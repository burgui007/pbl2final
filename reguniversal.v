==> flow/design.v <==
module ffd(d,ck,q);
	input d,ck;  
	output reg q;  
	always @(posedge ck) begin
		q <= d; 
	end 
endmodule 
module mux4x1 (b0,b1,e0,e1,e2,e3,S);
	input b0,b1,e0,e1,e2,e3;  
	output S;  
	wire f0,f1,f2,f3;  
	not(nb0,b0);
	not(nb1,b1);
	and (f0,e0, nb1,nb0);  
	and (f1,e1, nb1,b0);
	and (f2,e2, b1,nb0);
	and (f3,e3, b1,b0);
	or (S, f0,f1,f2,f3);
endmodule 
module reguniversal (clk, b0,b1,q9,q10,q11,q12,q13,q14,q15,d0,d1,d2,d3,d4,d5,d6,d7,d8,d9,d10,d11,d12,d13,d14,d15);
	input clk, b0,b1,d0,d1,d2,d3,d4,d5,d6,d7,d8,d9,d10,d11,d12,d13,d14,d15;  
	wire S0,S1,S2,S3,S4,S5,S6,S7,S8,S9,S10,S11,S12,S13,S14,S15,q0,q1,q2,q3,q4,q5,q6,q7,q8;  
	output q9,q10,q11,q12,q13,q14,q15;  
	mux4x1 MUX0 (b0,b1,d15, q15,q1, q0,S0);
	mux4x1 MUX1 (b0,b1,d14, q0, q2, q1,S1);
	mux4x1 MUX2 (b0,b1,d13, q1, q3, q2,S2);
	mux4x1 MUX3 (b0,b1,d12, q2, q4, q3,S3);
	mux4x1 MUX4 (b0,b1,d11, q3, q5, q4,S4);
	mux4x1 MUX5 (b0,b1,d10, q4, q6, q5,S5);
	mux4x1 MUX6 (b0,b1,d9,  q5, q7, q6,S6);
	mux4x1 MUX7 (b0,b1,d8,  q6, q8, q7,S7);
	mux4x1 MUX8 (b0,b1,d7,  q7, q9, q8,S8);
	mux4x1 MUX9 (b0,b1,d6,  q8, q10,q9,S9);
	mux4x1 MUX10 (b0,b1,d5, q9, q11,q10,S10);
	mux4x1 MUX11 (b0,b1,d4, q10,q12,q11,S11);
	mux4x1 MUX12 (b0,b1,d3, q11,q13,q12,S12);
	mux4x1 MUX13 (b0,b1,d2, q12,q14,q13,S13);
	mux4x1 MUX14 (b0,b1,d1, q13,q15,q14,S14);
	mux4x1 MUX15 (b0,b1,d0, q14,q0, q15,S15);
	ffd FF0 (S0,clk,q0);
	ffd FF1 (S1,clk,q1);
	ffd FF2 (S2,clk,q2);
	ffd FF3 (S3,clk,q3);
	ffd FF4 (S4,clk,q4);
	ffd FF5 (S5,clk,q5);
	ffd FF6 (S6,clk,q6);
	ffd FF7 (S7,clk,q7);
	ffd FF8 (S8,clk,q8);
	ffd FF9 (S9,clk,q9);
	ffd FF10 (S10,clk,q10);
	ffd FF11 (S11,clk,q11);
	ffd FF12 (S12,clk,q12);
	ffd FF13 (S13,clk,q13);
	ffd FF14 (S14,clk,q14);
	ffd FF15 (S15,clk,q15);
endmodule 
# Step by step through the tools: reguniversal
# Tool output for the design above, in the order of the flow.
# Line numbers count from 1 in the design file above.
# Library cell names are shortened.
# Not given: --
# inputs
top_module	reguniversal
clock_port	clk
lib	sky130hd
corner	tt_025C_1v80

# Elaborated design
# Counts by Yosys on the flattened word-level netlist (proc, flatten, opt, wreduce; memories kept). Register bits leave out memories and registers merged into their read ports (data or address); mux counts leave out enables and synchronous resets folded into registers. Print and check cells are left out. Cells with the same type and inputs are merged into one.
# bits
reg_bits	16
in_bits	19
word_cells	178
# op_classes
logic	162
# ops
operator	count
1-bit bitwise AND	112
1-bit bitwise OR	48
1-bit inverter	2

# Depth
# Longest topological path by Yosys (ltp), each cell counted once; first at word level (registers and memories cut), then after technology mapping (sequential cells cut; the memories' decode and read muxes count).
# logic_depth
ltp_word	6
abc_area	0
depth_mapped	3

# Mapped cells and area
# Source: synth_stat.txt of the flow (Yosys; design flattened, memories mapped). It holds for the ABC_AREA given above (unset counts as 0); a run with the other value may have another netlist.
# mapped
cell_count	36
mapped_area_um2	779.5
seq_area_um2	320.3
ff_cells	16
buffers	4
# types
cell	count	area_total_um2
dfxtp_1	16	320.307
mux4_1	12	315.302
mux4_2	4	90.086
buf_6	3	33.782
buf_12	1	20.019
# The figures by module come from a second, unflattened synthesis with its own total; it is not the netlist above.
# hier_totals
cells_unflattened	32
area_unflattened_um2	680.7
# Each row is one instance without its submodules.
# by_module
mod	n_inst	n_cells	area_um2
mux4x1	16	1	22.5
ffd	16	1	20.0
reguniversal	1	0	0.0

# Path before layout
# OpenSTA on the mapped netlist: ideal clock, no wires. The path of least setup slack (recovery checks aside). Input and output delay are each 20% of the period. Register names are those of the netlist, which keeps one name where synthesis merged equal registers.
# synth_timing
path_kind	input-to-reg
from	in b0
to	reg FF11.q
clock_period_ns	1.37
in_delay_ns	0.274
setup_time_ns	0.134
arrival_ns	0.985
required_ns	1.236
slack_ns	0.250
delay_ns	0.845
driving_pins	3
n_path_buf	2
period_less_setup_slack_ns	1.12
# "delay_ns" = arrival - input delay + setup time.
# "driving_pins" counts driving pins, that of a launching flip-flop among them; a cell with two outputs on the path counts twice.
# "period_less_setup_slack_ns" = period - worst setup slack (recovery checks aside). The figure is calculated, with input and output delays left at 20% of the set period.
# Between the ends stands the longest chain of elaborated cells between them, by number of cells; it is not shown to be the way that was timed. Of several equally long chains one is given.
# A line is the first line of the expression or statement that the cell stems from. Yosys adds cells for indexed reads and writes and turns some case tables into memories.
# synth_between
cell_sequence	buf_6 buf_6 mux4_2
elab_chain_len	5
# synth_rtl
item	line	source
start: declaration	21	input clk, b0,b1,d0,d1,d2,d3,d4,d5,d6,d7,d8,d9,d10,d11,d12,d13,d14,d15;
1-bit inverter	12	not(nb0,b0);
1-bit bitwise AND	14	and (f0,e0, nb1,nb0);
1-bit bitwise OR x3	18	or (S, f0,f1,f2,f3);
end: assignment	5	q <= d;
end: declaration	3	output reg q;

# Timing after layout
# From the final timing report of job 1: the path of least setup slack in the routed layout; clock arrival at registers is part of the times.
# layout_timing
path_kind	reg-to-reg
from	reg FF15.q
to	reg FF15.q
clock_period_ns	0.929
setup_time_ns	0.11
arrival_ns	1.18
required_ns	1.10
slack_ns	-0.08
driving_pins	3
n_path_buf	1
# Between the ends stands the longest chain of elaborated cells between them, by number of cells; it is not shown to be the way that was timed. Of several equally long chains one is given.
# layout_between
cell_sequence	dfxtp_2 buf_6 mux4_2
elab_chain_len	3
# layout_rtl
item	line	source
start: declaration	3	output reg q;
start: assignment	5	q <= d;
1-bit bitwise AND x2	17	and (f3,e3, b1,b0);
1-bit bitwise OR	18	or (S, f0,f1,f2,f3);
end: assignment	5
end: declaration	3

# reguniversal through Yosys and OpenROAD on sky130hd: 2 stored runs, unordered, with their settings and measured results. The constraints put input and output delay at 20% of the set period each and load the outputs with 0.01 pF.
# "period_less_ws_ns" is the run's clock period less its worst setup slack. It is reckoned from that one timing run; input and output delays stay at 20% of the period that was set.
# By "timing.worst_path_ns" is meant the share of the clock period that the worst setup path is allowed (20% is reserved at inputs, 20% at outputs), minus its slack. Clock arrival times at its registers enter into it.
# "totalPower_uw": no workload was simulated; the value follows from the tool's default switching activity.
# Settings: -- = not set for that run.
# Among the results, -- means that no value is shown for the run.
item,job 1,job 2
period_ns,0.929,1.53
CAP_MARGIN,20,20
CORE_MARGIN,2,2
CORE_UTILIZATION,40,64
SLEW_MARGIN,20,10
PLACE_DENSITY_LB_ADDON,--,0.18
CELL_PAD_IN_SITES_GLOBAL_PLACEMENT,--,1
CELL_PAD_IN_SITES_DETAIL_PLACEMENT,--,0
GPL_TIMING_DRIVEN,--,0
GPL_ROUTABILITY_DRIVEN,--,1
CTS_CLUSTER_DIAMETER,--,134
MAX_ROUTING_LAYER,--,met5
ys_area_um2,779.5,--
die_footprint_um2,2317.9,--
post_route_stdcell_area_um2,1101.1,--
finalUtil_frac,0.618,--
worst_setup_slack_ns,-0.085,--
setup_tns_ns,-0.380,--
holdWs_ns,0.472,--
totalPower_uw,2164,--
period_less_ws_ns,1.014,--
timing.worst_path_ns,1.01,--
path_kind,reg-to-reg,--
# Job 2: incomplete, placement halted on FLW-0024
